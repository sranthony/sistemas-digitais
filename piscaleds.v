==> flow/design.v <==
module piscaleds(
input CLOCK_50, 
input [3:0] KEY, 
input [9:0] SW,
output [7:0]LEDG,
output [9:0]LEDR
);
reg [27:0] contador = 0;
reg l = 0;
assign LEDG[0] = l;
assign LEDG[1] = l;
assign LEDG[2] = l;
assign LEDG[3] = l;
assign LEDG[4] = l;
assign LEDG[5] = l;
assign LEDG[6] = l;
assign LEDG[7] = l;
assign LEDR[0] = SW[0] * SW[1];
assign LEDR[1] = SW[0] * SW[1];
assign LEDR[2] = SW[0] * SW[1];
assign LEDR[3] = SW[0] * SW[1];
assign LEDR[4] = SW[0] * SW[1];
assign LEDR[5] = SW[0] * SW[1];
assign LEDR[6] = SW[0] * SW[1];
assign LEDR[7] = SW[0] * SW[1];
assign LEDR[8] = SW[0] * SW[1];
assign LEDR[9] = SW[0] * SW[1];
always @(posedge CLOCK_50) begin
    contador = contador + 1;
    if(SW[0] == 0 && SW[1] == 0) begin
        if(contador == 50000000) begin
        contador = 0;
        l = ~l;
        end
    end
    if(SW[0] ==0 && SW[1]==1) begin
        if(contador == 90000000)begin
        contador = 0;
        l = ~l; 
        end
    end
    if(SW[0] == 1 && SW[1]==0) begin
        if(contador == 25000000)begin
        contador = 0;
        l = ~l; 
        end
    end
end
endmodule
== Step by step through the tools: piscaleds ==
What the tools print for piscaleds, step after step.
Line numbers count from 1 in the design file above.
Library cell names are shortened.
The mark n/a stands for no value.

* Design top: piscaleds
* Clock: CLOCK_50
* Standard-cell library: sky130hd
* Timing corner: tt_025C_1v80

== After elaboration ==
Yosys after proc, flatten, opt, wreduce and memory -nomap, before mapping. Enables and synchronous resets that opt folds into registers are not counted as muxes. Memory bits, and registers merged into a memory's read port (data or address), are not among the register bits. Print and check cells are not counted. Equal cells are merged and count once.

* Flip-flop bits (word level): 29
* Output and inout bits: 18
* Bits of input ports: 15
* Elaborated cells: 27

* Muxes and demuxes: 12
* Bitwise logic cells: 5
* Reductions and logical operators: 3
* $mul: 1
* Eq/ne operators: 3
* Add/sub/neg operators: 1

{| class="wikitable"
|+ Operator list
! kind !! number
|-
| two-way mux 28 bit || 6
|-
| adder 28 x 1 -> 28 bit (second input constant) || 1
|-
| equality test 28 x 25 -> 1 bit (second input constant) || 1
|-
| equality test 28 x 26 -> 1 bit (second input constant) || 1
|-
| equality test 28 x 27 -> 1 bit (second input constant) || 1
|-
| two-way mux 1 bit || 6
|-
| inverter 1 bit || 5
|-
| logical AND 1 bit || 3
|-
| multiplier 1 x 1 -> 1 bit || 1
|}

== Logic depth ==
Yosys ltp: most cells in a row. Word level: on the elaborated netlist, between registers, memories and ports. Mapped: between sequential cells and ports; inverters and the memories' decode and read muxes count.

* Word-level depth: 10
* ABC_AREA: 0
* Depth in mapped cells: 10
* Mapped depth without buffers: 9

== Netlist ==
The flow's flattened synthesis, as Yosys stat reports it; memories are mapped. The netlist is that of the ABC_AREA named above (0 if unset); the other value can give another one.

{| class="wikitable"
|+ Cell types
! type !! number !! total area (um^2)
|-
| dfxtp_1 || 29 || 580.557
|-
| xnor2_1 || 19 || 166.41
|-
| buf_4 || 17 || 127.622
|-
| nor2_1 || 21 || 78.826
|-
| xor2_1 || 8 || 70.067
|-
| nand4_1 || 8 || 50.048
|-
| nor3_1 || 10 || 50.048
|-
| nor4_1 || 7 || 43.792
|-
| nor4_4 || 2 || 42.541
|-
| nand2_1 || 11 || 41.29
|-
| nand3_1 || 7 || 35.034
|-
| or4_1 || 4 || 30.029
|-
| and3_1 || 4 || 25.024
|-
| ha_1 || 2 || 25.024
|-
| inv_1 || 6 || 22.522
|-
| or3_4 || 2 || 22.522
|-
| nand4_4 || 1 || 21.27
|-
| o21ba_2 || 2 || 20.019
|}

Other cell types: 31; their cells: 39.

* Flip-flops: 29
* Cell count: 199
* Synthesis area: 0.0017679 mm^2
* Area of sequential cells: 0.0005806 mm^2

== Path before layout ==
Source: OpenSTA report_checks on the synthesized netlist (no wires, ideal clock, input and output delay 20% of the period each), path of least setup slack; recovery checks are left aside. Register names are those of the netlist, which keeps one name where synthesis merged equal registers.

* Path kind: reg2reg
* Start: register contador[0]
* End: register l
* Setup time: 69 ps
* Path delay: 2950 ps
* Launch time at the first pin: 0 ps
* Driving pins on the path: 11
* Path slack: 10 ps
* Arrival time: 2881 ps
* Buffers on the path: 1
* Period: 2960 ps
* Synthesis period reached: 2950 ps

"path delay" = arrival - input delay + setup time.
"driving pins on the path" counts driving pins, that of a launching flip-flop among them; a cell with two outputs on the path counts twice.
"synthesis period reached" = period - worst setup slack (recovery checks aside). The figure is calculated, with input and output delays left at 20% of the set period.
The rows between start and end are the longest chain of elaborated cells between them; the timing report does not say that the signal goes this way. Where chains are equally long, one stands for them.
Each line given opens the expression or statement behind the cell; cells for indexed reads and writes are added by Yosys, which also makes memories of some case tables.
At most two assigning lines are given for a register; there are more.

* Cell sequence: dfxtp_1 > ha_1 > nand3_2 > nor4_4 > xnor2_1 > or4b_1 > a2111o_1 > nor4_4 > or2_1 > buf_6 > xor2_2
* Length of the longest elaborated chain: 10
* Elaborated cells between the ends (all ways): 16
* Source lines of those cells: 9

{| class="wikitable"
|+ Ends and longest elaborated chain, post-synthesis
! what !! RTL line !! RTL
|-
| start: declaration || 8 || <nowiki>reg [27:0] contador = 0;</nowiki>
|-
| start: assignment || 29 || <nowiki>contador = contador + 1;</nowiki>
|-
| start: assignment || 32 || <nowiki>contador = 0;</nowiki>
|-
| adder 28 x 1 -> 28 bit || 29 ||
|-
| equality test 28 x 26 -> 1 bit || 31 || <nowiki>if(contador == 50000000) begin</nowiki>
|-
| two-way mux 1 bit || 31 ||
|-
| two-way mux 1 bit || 30 || <nowiki>if(SW[0] == 0 && SW[1] == 0) begin</nowiki>
|-
| inverter 1 bit || 39 || <nowiki>l = ~l;</nowiki>
|-
| two-way mux 1 bit || 37 || <nowiki>if(contador == 90000000)begin</nowiki>
|-
| two-way mux 1 bit || 36 || <nowiki>if(SW[0] ==0 && SW[1]==1) begin</nowiki>
|-
| inverter 1 bit || 45 || <nowiki>l = ~l;</nowiki>
|-
| two-way mux 1 bit || 43 || <nowiki>if(contador == 25000000)begin</nowiki>
|-
| two-way mux 1 bit || 42 || <nowiki>if(SW[0] == 1 && SW[1]==0) begin</nowiki>
|-
| end: assignment || 39 ||
|-
| end: assignment || 45 ||
|-
| end: declaration || 9 || <nowiki>reg l = 0;</nowiki>
|}

== Path in the finished layout ==
From the final timing report of record 1: the path of least setup slack in the routed layout; clock arrival at registers is part of the times.
The report prints the path's times to 10 ps; the period is as set.

* Path kind: reg2reg
* Start: register contador[1]
* End: register l
* Buffers on the path: 1
* Path slack: -20 ps
* Arrival time: 2930 ps
* Period: 2700 ps
* Launch time at the first pin: 270 ps
* Driving pins on the path: 11
* Setup time: 60 ps

The rows between start and end are the longest chain of elaborated cells between them; the timing report does not say that the signal goes this way. Where chains are equally long, one stands for them.
At most two assigning lines are given for a register; there are more.

* Cell sequence: dfxtp_4 > ha_4 > nand3_4 > or3_4 > nor4_4 > xnor2_2 > or4_4 > a211oi_4 > or2_4 > buf_6 > xor2_2
* Length of the longest elaborated chain: 10
* Elaborated cells between the ends (all ways): 16
* Source lines of those cells: 9

{| class="wikitable"
|+ Ends and longest elaborated chain, after layout
! what !! RTL line !! RTL
|-
| start: declaration || 8 || <nowiki>reg [27:0] contador = 0;</nowiki>
|-
| start: assignment || 29 || <nowiki>contador = contador + 1;</nowiki>
|-
| start: assignment || 32 || <nowiki>contador = 0;</nowiki>
|-
| adder 28 x 1 -> 28 bit || 29 ||
|-
| equality test 28 x 26 -> 1 bit || 31 || <nowiki>if(contador == 50000000) begin</nowiki>
|-
| two-way mux 1 bit || 31 ||
|-
| two-way mux 1 bit || 30 || <nowiki>if(SW[0] == 0 && SW[1] == 0) begin</nowiki>
|-
| inverter 1 bit || 39 || <nowiki>l = ~l;</nowiki>
|-
| two-way mux 1 bit || 37 || <nowiki>if(contador == 90000000)begin</nowiki>
|-
| two-way mux 1 bit || 36 || <nowiki>if(SW[0] ==0 && SW[1]==1) begin</nowiki>
|-
| inverter 1 bit || 45 || <nowiki>l = ~l;</nowiki>
|-
| two-way mux 1 bit || 43 || <nowiki>if(contador == 25000000)begin</nowiki>
|-
| two-way mux 1 bit || 42 || <nowiki>if(SW[0] == 1 && SW[1]==0) begin</nowiki>
|-
| end: assignment || 39 ||
|-
| end: assignment || 45 ||
|-
| end: declaration || 9 || <nowiki>reg l = 0;</nowiki>
|}

FLOW RESULTS
============

Stored flow runs of piscaleds (2 of them; Yosys, OpenROAD, sky130hd). They differ in their settings and are not a sequence. Constraints: input delay and output delay 20% of the set period each, output load 0.01 pF.
"achieved period": clock period set for the run, less the worst setup slack. It is reckoned from that one timing run; input and output delays stay at 20% of the period that was set.
"time used up by the worst setup path" means the part of the period allowed to the worst setup path (the constraints hold back 20% at inputs and 20% at outputs) less its slack; where the path has registers, the arrival times of their clocks count too.
"total power of the final layout" rests on the timing tool's default activity at the inputs, not on a simulated workload.
"time used up by the worst setup path" is given in steps of 10 ps.

=== Record 1 ===
{| class="wikitable"
! Setting !! Value
|-
| period_ns || 2.7
|-
| CORE_UTILIZATION || 27
|-
| SETUP_SLACK_MARGIN || 0.57
|-
| PLACE_DENSITY_LB_ADDON || 0.14
|-
| CORE_ASPECT_RATIO || 1.92
|-
| CORE_MARGIN || 3
|-
| ABC_AREA || 0
|-
| GPL_ROUTABILITY_DRIVEN || 1
|-
| CTS_CLUSTER_SIZE || 95
|-
| CTS_CLUSTER_DIAMETER || 61
|-
| CAP_MARGIN || 10
|-
| SLEW_MARGIN || 20
|-
! Result !! Value
|-
| Standard-cell area after layout || 0.0027764 mm^2
|-
| Post-layout utilization || 44.0%
|-
| Worst setup slack after layout || -21 ps
|-
| Post-synthesis cell area || 0.0017679 mm^2
|-
| Die area || 0.0076072 mm^2
|-
| Final worst hold slack || 462 ps
|-
| Post-route setup TNS || -38 ps
|-
| Achieved period || 2721 ps
|-
| Time used up by the worst setup path || 2720 ps
|-
| Type of the worst setup path || reg2reg
|-
| Total power of the final layout || 0.001004 W
|}

=== Record 2 ===
{| class="wikitable"
! Setting !! Value
|-
| period_ns || 4.16
|-
| CORE_UTILIZATION || 44
|-
| PLACE_DENSITY || 0.42
|-
| CORE_ASPECT_RATIO || 0.91
|-
| CELL_PAD_IN_SITES_GLOBAL_PLACEMENT || 2
|-
| CELL_PAD_IN_SITES_DETAIL_PLACEMENT || 1
|-
| TNS_END_PERCENT || 40
|-
| GPL_TIMING_DRIVEN || 1
|-
| CTS_CLUSTER_SIZE || 52
|-
| CTS_CLUSTER_DIAMETER || 169
|-
| SLEW_MARGIN || 10
|-
| MIN_ROUTING_LAYER || met2
|-
| MAX_ROUTING_LAYER || met4
|-
| CAP_MARGIN || 20
|-
| CORE_MARGIN || 2
|-
! Result !! Value
|-
| Standard-cell area after layout || 0.0019869 mm^2
|-
| Post-layout utilization || 52.9%
|-
| Worst setup slack after layout || 674 ps
|-
| Post-synthesis cell area || 0.0017679 mm^2
|-
| Die area || 0.0045419 mm^2
|-
| Final worst hold slack || 459 ps
|-
| Post-route setup TNS || 0 ps
|-
| Achieved period || 3486 ps
|-
| Time used up by the worst setup path || 3490 ps
|-
| Type of the worst setup path || reg2reg
|-
| Total power of the final layout || 0.000536 W
|}
